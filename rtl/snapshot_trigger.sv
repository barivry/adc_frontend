==> flow/design.v <==
`timescale 1ns/1ps
module snapshot_trigger #(
  parameter int CNT_W = 32
)(
  input  logic             sys_clk,
  input  logic             sys_rst_n,
  input  logic             trigger,      
  input  logic [CNT_W-1:0] snap_len,     
  input  logic             axis_valid,
  input  logic             axis_ready,
  output logic             snapshot_enable,
  output logic             snapshot_done,
  output logic [CNT_W-1:0] snap_count_dbg
);
  typedef enum logic [1:0] {
    IDLE,
    ACTIVE,
    DONE
  } state_t;
  state_t state;
  logic [CNT_W-1:0] count;
  wire beat = axis_valid && axis_ready;
  always_ff @(posedge sys_clk or negedge sys_rst_n) begin
    if (!sys_rst_n) begin
      state            <= IDLE;
      count            <= '0;
      snapshot_enable  <= 1'b0;
      snapshot_done    <= 1'b0;
    end else begin
      snapshot_done <= 1'b0;  
      case (state)
        IDLE: begin
          snapshot_enable <= 1'b0;
          count <= '0;
          if (trigger) begin
            snapshot_enable <= 1'b1;
            state <= ACTIVE;
          end
        end
        ACTIVE: begin
          snapshot_enable <= 1'b1;
          if (beat) begin
            count <= count + 1;
            if (count + 1 == snap_len) begin
              snapshot_enable <= 1'b0;
              snapshot_done   <= 1'b1;
              state <= DONE;
            end
          end
        end
        DONE: begin
          snapshot_enable <= 1'b0;
          if (!trigger) begin
            state <= IDLE;
          end
        end
      endcase
    end
  end
  assign snap_count_dbg = count;
endmodule
# From RTL to reports: snapshot_trigger
# What the tools print for snapshot_trigger, step after step.
# Lines are those of the file above, counted from 1.
# The mark - stands for no value.
[inputs]
design = "snapshot_trigger"
clock = "sys_clk"
library = "sky130hd"
pvt_corner = "tt_025C_1v80"

# After elaboration
# Yosys after proc, flatten, opt, wreduce and memory -nomap, before mapping. Memory bits, and registers merged into a memory's read port (data or address), are not among the register bits. Print and check cells are not counted. Equal cells are merged and count once.
[bits]
input_bits = 37
ff_bits = 36
[op_classes]
n_addsub = 1
eq_ne = 7
reduce_and_logical = 6
mux = 14
[ops]
columns = ["operator", "n"]
rows = [
  ["case mux 32 bit (select 2 bit)", 1],
  ["adder 32 x 1 -> 32 bit (second input constant)", 1],
  ["== test 32 bit", 1],
  ["two-way mux 32 bit", 1],
  ["inequality test 2 bit (second input constant)", 4],
  ["two-way mux 2 bit", 4],
  ["case mux 2 bit (select 3 bit)", 1],
  ["two-way mux 1 bit", 6],
  ["AND reduction 5 bit", 1],
  ["nonzero test 3 bit", 1],
  ["case mux 1 bit (select 3 bit)", 1],
  ["== test 2 x 1 -> 1 bit (second input constant)", 1],
  ["== test 2 bit (second input constant)", 1],
  ["logical NOT 2 bit", 1],
  ["AND reduction 2 bit", 1],
  ["nonzero test 2 bit", 1],
  ["logical AND 1 bit", 1],
]

# Longest topological paths
# Longest topological path by Yosys (ltp), each cell counted once; first at word level (registers and memories cut), then after technology mapping (sequential cells cut; the memories' decode and read muxes count).
[depth]
word_depth = 5
ABC_AREA = 0
ltp_mapped = 9

# Synthesis result
# Yosys stat after the flow's synthesis: flattened, memories mapped to cells. It holds for the ABC_AREA given above (unset counts as 0); a run with the other value may have another netlist.
[mapped]
ffs = 37
area_um2 = 2930.3
mapped_cells = 358
[types]
columns = ["cell_type", "n", "type_area_um2"]
rows = [
  ["sky130_fd_sc_hd__dfrtp_1", 36, 900.864],
  ["sky130_fd_sc_hd__xnor2_1", 33, 289.027],
  ["sky130_fd_sc_hd__o21ai_0", 40, 200.192],
  ["sky130_fd_sc_hd__nand2_1", 51, 191.434],
  ["sky130_fd_sc_hd__xor2_1", 14, 122.618],
  ["sky130_fd_sc_hd__nor2_1", 27, 101.347],
  ["sky130_fd_sc_hd__nand4_1", 12, 75.072],
  ["sky130_fd_sc_hd__nor3_1", 15, 75.072],
  ["sky130_fd_sc_hd__and4_1", 6, 52.55],
  ["sky130_fd_sc_hd__o31ai_1", 7, 52.55],
  ["sky130_fd_sc_hd__xor3_1", 2, 47.546],
  ["sky130_fd_sc_hd__nand3_1", 9, 45.043],
  ["sky130_fd_sc_hd__a21oi_1", 8, 40.038],
  ["sky130_fd_sc_hd__buf_4", 5, 37.536],
  ["sky130_fd_sc_hd__nor4_1", 6, 37.536],
  ["sky130_fd_sc_hd__clkbuf_1", 9, 33.782],
  ["sky130_fd_sc_hd__o211ai_1", 4, 30.029],
  ["sky130_fd_sc_hd__a22o_1", 3, 26.275],
]
# Other cell types: 35; their cells: 71.

# Worst setup path after synthesis
# Path of least setup slack by OpenSTA after synthesis, without wires, with an ideal clock, recovery checks aside; 20% of the period is set as input and as output delay. Where synthesis merged equal registers, the netlist keeps one of their names.
[synth_timing]
path_kind = "register to register"
startpoint = "register count[13]"
endpoint = "register snapshot_enable"
required_time_ns = 2.771
t_first_pin_ns = 0.000
setup_time_ns = 0.119
t_arrival_ns = 2.616
delay_ns = 2.735
path_stages = 10
period_ns = 2.89
setup_slack_ns = 0.155
period_less_setup_slack_ns = 2.735
# "delay_ns" is the arrival time less input delay plus setup time.
# "path_stages" counts driving pins, that of a launching flip-flop among them; a cell with two outputs on the path counts twice.
# "period_less_setup_slack_ns" is the clock period less the worst setup slack; recovery checks do not enter. This is arithmetic on one report: input and output delays are still those of the set period (20% each).
# The rows between start and end are the longest chain of elaborated cells between them; the timing report does not say that the signal goes this way. Where chains are equally long, one stands for them.
# Each line given opens the expression or statement behind the cell; cells for indexed reads and writes are added by Yosys, which also makes memories of some case tables.
# At most two assigning lines are given for a register; there are more.
[synth_via]
path_cell_list = "sky130_fd_sc_hd__dfrtp_1 sky130_fd_sc_hd__buf_4 sky130_fd_sc_hd__nand4_2 sky130_fd_sc_hd__or4_1 sky130_fd_sc_hd__buf_2 sky130_fd_sc_hd__or3_4 sky130_fd_sc_hd__o21ai_1 sky130_fd_sc_hd__o2111ai_1 sky130_fd_sc_hd__or4_1 sky130_fd_sc_hd__and2_1"
elab_chain_len = 5
cells_between = 5
cone_classes = "1 x add/sub; 1 x eq/ne; 3 x mux"
[synth_rtl]
columns = ["element", "line", "text"]
rows = [
  ["start, declared", 21, "logic [CNT_W-1:0] count;"],
  ["start, assigned", 26, "count            <= '0;"],
  ["start, assigned", 43, "count <= count + 1;"],
  ["adder 32 x 1 -> 32 bit", 44, "if (count + 1 == snap_len) begin"],
  ["== test 32 bit", 44, ""],
  ["two-way mux 1 bit", 44, ""],
  ["two-way mux 1 bit", 42, "if (beat) begin"],
  ["case mux 1 bit (select 3 bit)", 31, "case (state)"],
  ["end, assigned", 27, "snapshot_enable  <= 1'b0;"],
  ["end, assigned", 33, "snapshot_enable <= 1'b0;"],
  ["end, declared", 11, "output logic             snapshot_enable,"],
]

# Path in the finished layout
# Path of least setup slack in the final report of flow run 2 (OpenROAD, finished layout, wires in). Where an end is a register, its clock arrival counts in the times.
[layout_timing]
path_kind = "input to register"
startpoint = "input port snap_len[25]"
endpoint = "register snapshot_enable"
period_ns = 3.8
t_first_pin_ns = 0.76
path_stages = 8
t_arrival_ns = 3.39
setup_time_ns = 0.10
input_delay_ns = 0.76
setup_slack_ns = 0.61
required_time_ns = 4.00
# The rows between start and end are the longest chain of elaborated cells between them; the timing report does not say that the signal goes this way. Where chains are equally long, one stands for them.
# At most two assigning lines are given for a register; there are more.
[layout_via]
path_cell_list = "sky130_fd_sc_hd__clkdlybuf4s50_1 sky130_fd_sc_hd__nand2b_1 sky130_fd_sc_hd__or4bb_1 sky130_fd_sc_hd__a21o_1 sky130_fd_sc_hd__a2111oi_0 sky130_fd_sc_hd__nand4_1 sky130_fd_sc_hd__or4_1 sky130_fd_sc_hd__and2_1"
elab_chain_len = 4
cells_between = 4
lines_between = 3
cone_classes = "1 x eq/ne; 3 x mux"
[layout_rtl]
columns = ["element", "line", "text"]
rows = [
  ["start, declared", 8, "input  logic [CNT_W-1:0] snap_len,"],
  ["== test 32 bit", 44, "if (count + 1 == snap_len) begin"],
  ["two-way mux 1 bit", 44, ""],
  ["two-way mux 1 bit", 42, "if (beat) begin"],
  ["case mux 1 bit (select 3 bit)", 31, "case (state)"],
  ["end, assigned", 27, "snapshot_enable  <= 1'b0;"],
  ["end, assigned", 33, "snapshot_enable <= 1'b0;"],
  ["end, declared", 11, "output logic             snapshot_enable,"],
]

# Below are 2 stored runs of the flow (Yosys, OpenROAD; platform sky130hd) on snapshot_trigger, each with its settings and what was measured, unordered. Constraints: input delay and output delay 20% of the set period each, output load 0.01 pF.
# "power.total_mw" is the tool's figure for a default switching activity; nothing was simulated.

[[run]]
name = "flow run 1"
[run.settings]
period_ns = 2.31
CORE_UTILIZATION = 69
SETUP_SLACK_MARGIN = 0.51
PLACE_DENSITY_LB_ADDON = 0.22
CELL_PAD_IN_SITES_GLOBAL_PLACEMENT = 1
CELL_PAD_IN_SITES_DETAIL_PLACEMENT = 2
GPL_ROUTABILITY_DRIVEN = 0
CTS_CLUSTER_SIZE = 59
CAP_MARGIN = 25
CORE_MARGIN = 2
SLEW_MARGIN = 20
[run.results]
outcome = "no final report: placement broke off with FLW-0024"

[[run]]
name = "flow run 2"
[run.settings]
period_ns = 3.8
CORE_UTILIZATION = 35
SETUP_SLACK_MARGIN = 0.43
PLACE_DENSITY = 0.87
CELL_PAD_IN_SITES_GLOBAL_PLACEMENT = 3
CELL_PAD_IN_SITES_DETAIL_PLACEMENT = 2
GPL_TIMING_DRIVEN = 0
CTS_CLUSTER_DIAMETER = 372
MAX_ROUTING_LAYER = "met4"
CAP_MARGIN = 20
CORE_MARGIN = 2
SLEW_MARGIN = 20
[run.results]
post_route_stdcell_area_um2 = 3902.5
yosys_chip_area_um2 = 2930.3
setup_tns_ns = 0.000
worstSetupSlack_ns = 0.607
final_die_area_um2 = 9120.2
finish.utilization_pct = 47.7
power.total_mw = 0.9829
