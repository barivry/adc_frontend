==> flow/design.v <==
`timescale 1ns/1ps
module csr_regs #(
  parameter int ADDR_W = 4,    
  parameter int DATA_W = 32
)(
  input  logic              clk,
  input  logic              rst_n,
  input  logic              csr_wr_en,
  input  logic              csr_rd_en,
  input  logic [ADDR_W-1:0] csr_addr,
  input  logic [DATA_W-1:0] csr_wdata,
  output logic [DATA_W-1:0] csr_rdata,
  output logic              stream_enable,
  output logic [DATA_W-1:0] snap_len,
  output logic [7:0]        align_lock_n,
  output logic              align_deassert_on_err,
  input  logic              snapshot_done
);
  logic ctrl_reg;
  logic [DATA_W-1:0] snap_len_reg;
  logic [7:0] align_lock_n_reg;
  logic       align_deassert_on_err_reg;
  always_ff @(posedge clk or negedge rst_n) begin
    if (!rst_n) begin
      ctrl_reg     <= 1'b0;
      snap_len_reg <= '0;
      align_lock_n_reg <= 8'd16;
      align_deassert_on_err_reg <= 1'b1;
    end else if (csr_wr_en) begin
      case (csr_addr)
        4'h0: ctrl_reg     <= csr_wdata[0];       
        4'h4: snap_len_reg <= csr_wdata;           
        4'hC: begin
          align_lock_n_reg <= csr_wdata[7:0];
          align_deassert_on_err_reg <= csr_wdata[8];
        end
        default: ;
      endcase
    end
  end
  always_comb begin
    csr_rdata = '0;
    if (csr_rd_en) begin
      case (csr_addr)
        4'h0: csr_rdata = {{31{1'b0}}, ctrl_reg};
        4'h4: csr_rdata = snap_len_reg;
        4'h8: csr_rdata = {{31{1'b0}}, snapshot_done};
        4'hC: csr_rdata = {23'b0, align_deassert_on_err_reg, align_lock_n_reg};
        default: csr_rdata = '0;
      endcase
    end
  end
  assign stream_enable = ctrl_reg;
  assign snap_len      = snap_len_reg;
  assign align_lock_n          = align_lock_n_reg;
  assign align_deassert_on_err = align_deassert_on_err_reg;
endmodule
Tool chain data of csr_regs
What the tools print for csr_regs, step after step.
Line numbers count from 1 in the design file above.
Operators: Yosys type, input widths -> output width; for muxes data width and select width s.
Cell names lack the library's common part.
{ "setup": {"design": "csr_regs", "clock": "clk", "cell_library": "sky130hd", "corner": "tt_025C_1v80"} }

Word-level counts
Source: Yosys, flattened and elaborated, memories not mapped. Widths are those after wreduce. Registers that Yosys merges into a memory's read port (data or address) are not register bits. Print and check cells do not count. Equal cells are merged and count once.
{ "classes": {"n_eq": 3, "n_mux": 2, "n_reduce_logical": 4} }
{ "op_table": {"columns": ["cell", "count"], "rows": [
  ["$pmux 32 s4", 1],
  ["$mux 32", 1],
  ["$eq 4x4->1 const B", 2],
  ["$reduce_and 2->1", 3],
  ["$eq 4x3->1 const B", 1],
  ["$logic_not 4->1", 1]
]} }
{ "bits": {"ff_bits": 42, "in_bits": 41, "output_inout_bits": 74, "word_cells": 13} }

Depth
Longest topological path by Yosys (ltp), each cell counted once; first at word level (registers and memories cut), then after technology mapping (sequential cells cut; the memories' decode and read muxes count).
{ "depth": {"depth_word": 3, "abc_area": 0, "mapped_depth": 5, "depth_no_buf": 3} }

After synthesis
Yosys stat after the flow's synthesis: flattened, memories mapped to cells. It holds for the ABC_AREA given above (unset counts as 0); a run with the other value may have another netlist.
Totals and module areas in this step are rounded.
{ "types": {"columns": ["cell_type", "count", "type_area_um2"], "rows": [
  ["dfrtp_1", 40, 1000.96],
  ["mux2_4", 30, 450.432],
  ["and2_2", 22, 165.158],
  ["mux2_2", 12, 135.13],
  ["mux2i_1", 8, 80.077],
  ["buf_6", 5, 56.304],
  ["dfstp_2", 2, 52.55],
  ["nor2_1", 8, 30.029],
  ["mux4_1", 1, 26.275],
  ["nand4b_4", 1, 23.773],
  ["nor2_8", 1, 20.019],
  ["buf_8", 1, 15.014],
  ["and4bb_2", 1, 12.512],
  ["nand4bb_1", 1, 11.261],
  ["nor2_4", 1, 11.261],
  ["and4_2", 1, 10.01],
  ["clkbuf_2", 2, 10.01],
  ["and2_1", 1, 6.256],
  ["and3_1", 1, 6.256]
]} }
{ "synth_totals": {"cells": 139, "area_um2": 2123, "seq_area_um2": 1054, "ffs": 42, "n_buf": 8} }

Timing after synthesis
Source: OpenSTA report_checks on the synthesized netlist (no wires, ideal clock, input and output delay 20% of the period each), path of least setup slack; recovery checks are left aside. Register names are those of the netlist, which keeps one name where synthesis merged equal registers.
{ "synth_path": {"path_kind": "input-to-output", "startpoint": "input port csr_addr[0]", "endpoint": "output port csr_rdata[21]", "period_ns": 2.43, "input_delay_ns": 0.486, "out_delay_ns": 0.486, "launch_ns": 0.486, "t_arrival_ns": 1.226, "required_ns": 1.944, "slack_ns": 0.718, "delay_ns": 0.740, "stages": 5, "n_path_buf": 2, "synth_period_reached_ns": 1.712} }
"delay_ns" = arrival - input delay + setup time.
A path that ends at an output port has no setup time.
"stages" counts driving pins, that of a launching flip-flop among them; a cell with two outputs on the path counts twice.
"synth_period_reached_ns" = period - worst setup slack (recovery checks aside). The figure is calculated, with input and output delays left at 20% of the set period.
The rows between start and end are the longest chain of elaborated cells between them; the timing report does not say that the signal goes this way. Where chains are equally long, one stands for them.
Each line given opens the expression or statement behind the cell; cells for indexed reads and writes are added by Yosys, which also makes memories of some case tables.
{ "synth_between": {"cell_sequence": "nand4bb_1 -> buf_6 -> nor2_8 -> clkbuf_2 -> and2_1", "elab_chain_len": 3, "cone_cells": 6, "classes_between": "eq/ne (3); mux (2); reduce/logical (1)"} }
{ "synth_rtl": {"columns": ["item", "line_no", "rtl"], "rows": [
  ["start, declared", 10, "input  logic [ADDR_W-1:0] csr_addr,"],
  ["$eq 4x4->1", 44, "case (csr_addr)"],
  ["$pmux 32 s4", 44, null],
  ["$mux 32", 43, "if (csr_rd_en) begin"],
  ["end, declared", 12, "output logic [DATA_W-1:0] csr_rdata,"]
]} }

FLOW RESULTS
============

Settings of 2 stored flow runs for module csr_regs (sky130hd), not sorted in any way. The constraints put input and output delay at 20% of the set period each and load the outputs with 0.01 pF.
[
  {
    "run": "run A",
    "settings": { "period_ns": 0.973, "CORE_UTILIZATION": 53, "PLACE_DENSITY_LB_ADDON": 0.27, "CORE_ASPECT_RATIO": 0.85, "CELL_PAD_IN_SITES_GLOBAL_PLACEMENT": 0, "CELL_PAD_IN_SITES_DETAIL_PLACEMENT": 0, "GPL_TIMING_DRIVEN": 1, "CAP_MARGIN": 15, "SLEW_MARGIN": 40, "MAX_ROUTING_LAYER": "met4", "CORE_MARGIN": 2 },
    "outcome": "incomplete, clock tree synthesis halted on DPL-0038"
  },
  {
    "run": "run B",
    "settings": { "period_ns": 0.949, "CORE_UTILIZATION": 33, "SETUP_SLACK_MARGIN": 0.15, "CORE_ASPECT_RATIO": 0.65, "CELL_PAD_IN_SITES_DETAIL_PLACEMENT": 2, "ABC_AREA": 0, "GPL_TIMING_DRIVEN": 0, "CAP_MARGIN": 20, "CORE_MARGIN": 2, "SLEW_MARGIN": 20 },
    "outcome": "incomplete, clock tree synthesis halted on DPL-0033"
  }
]
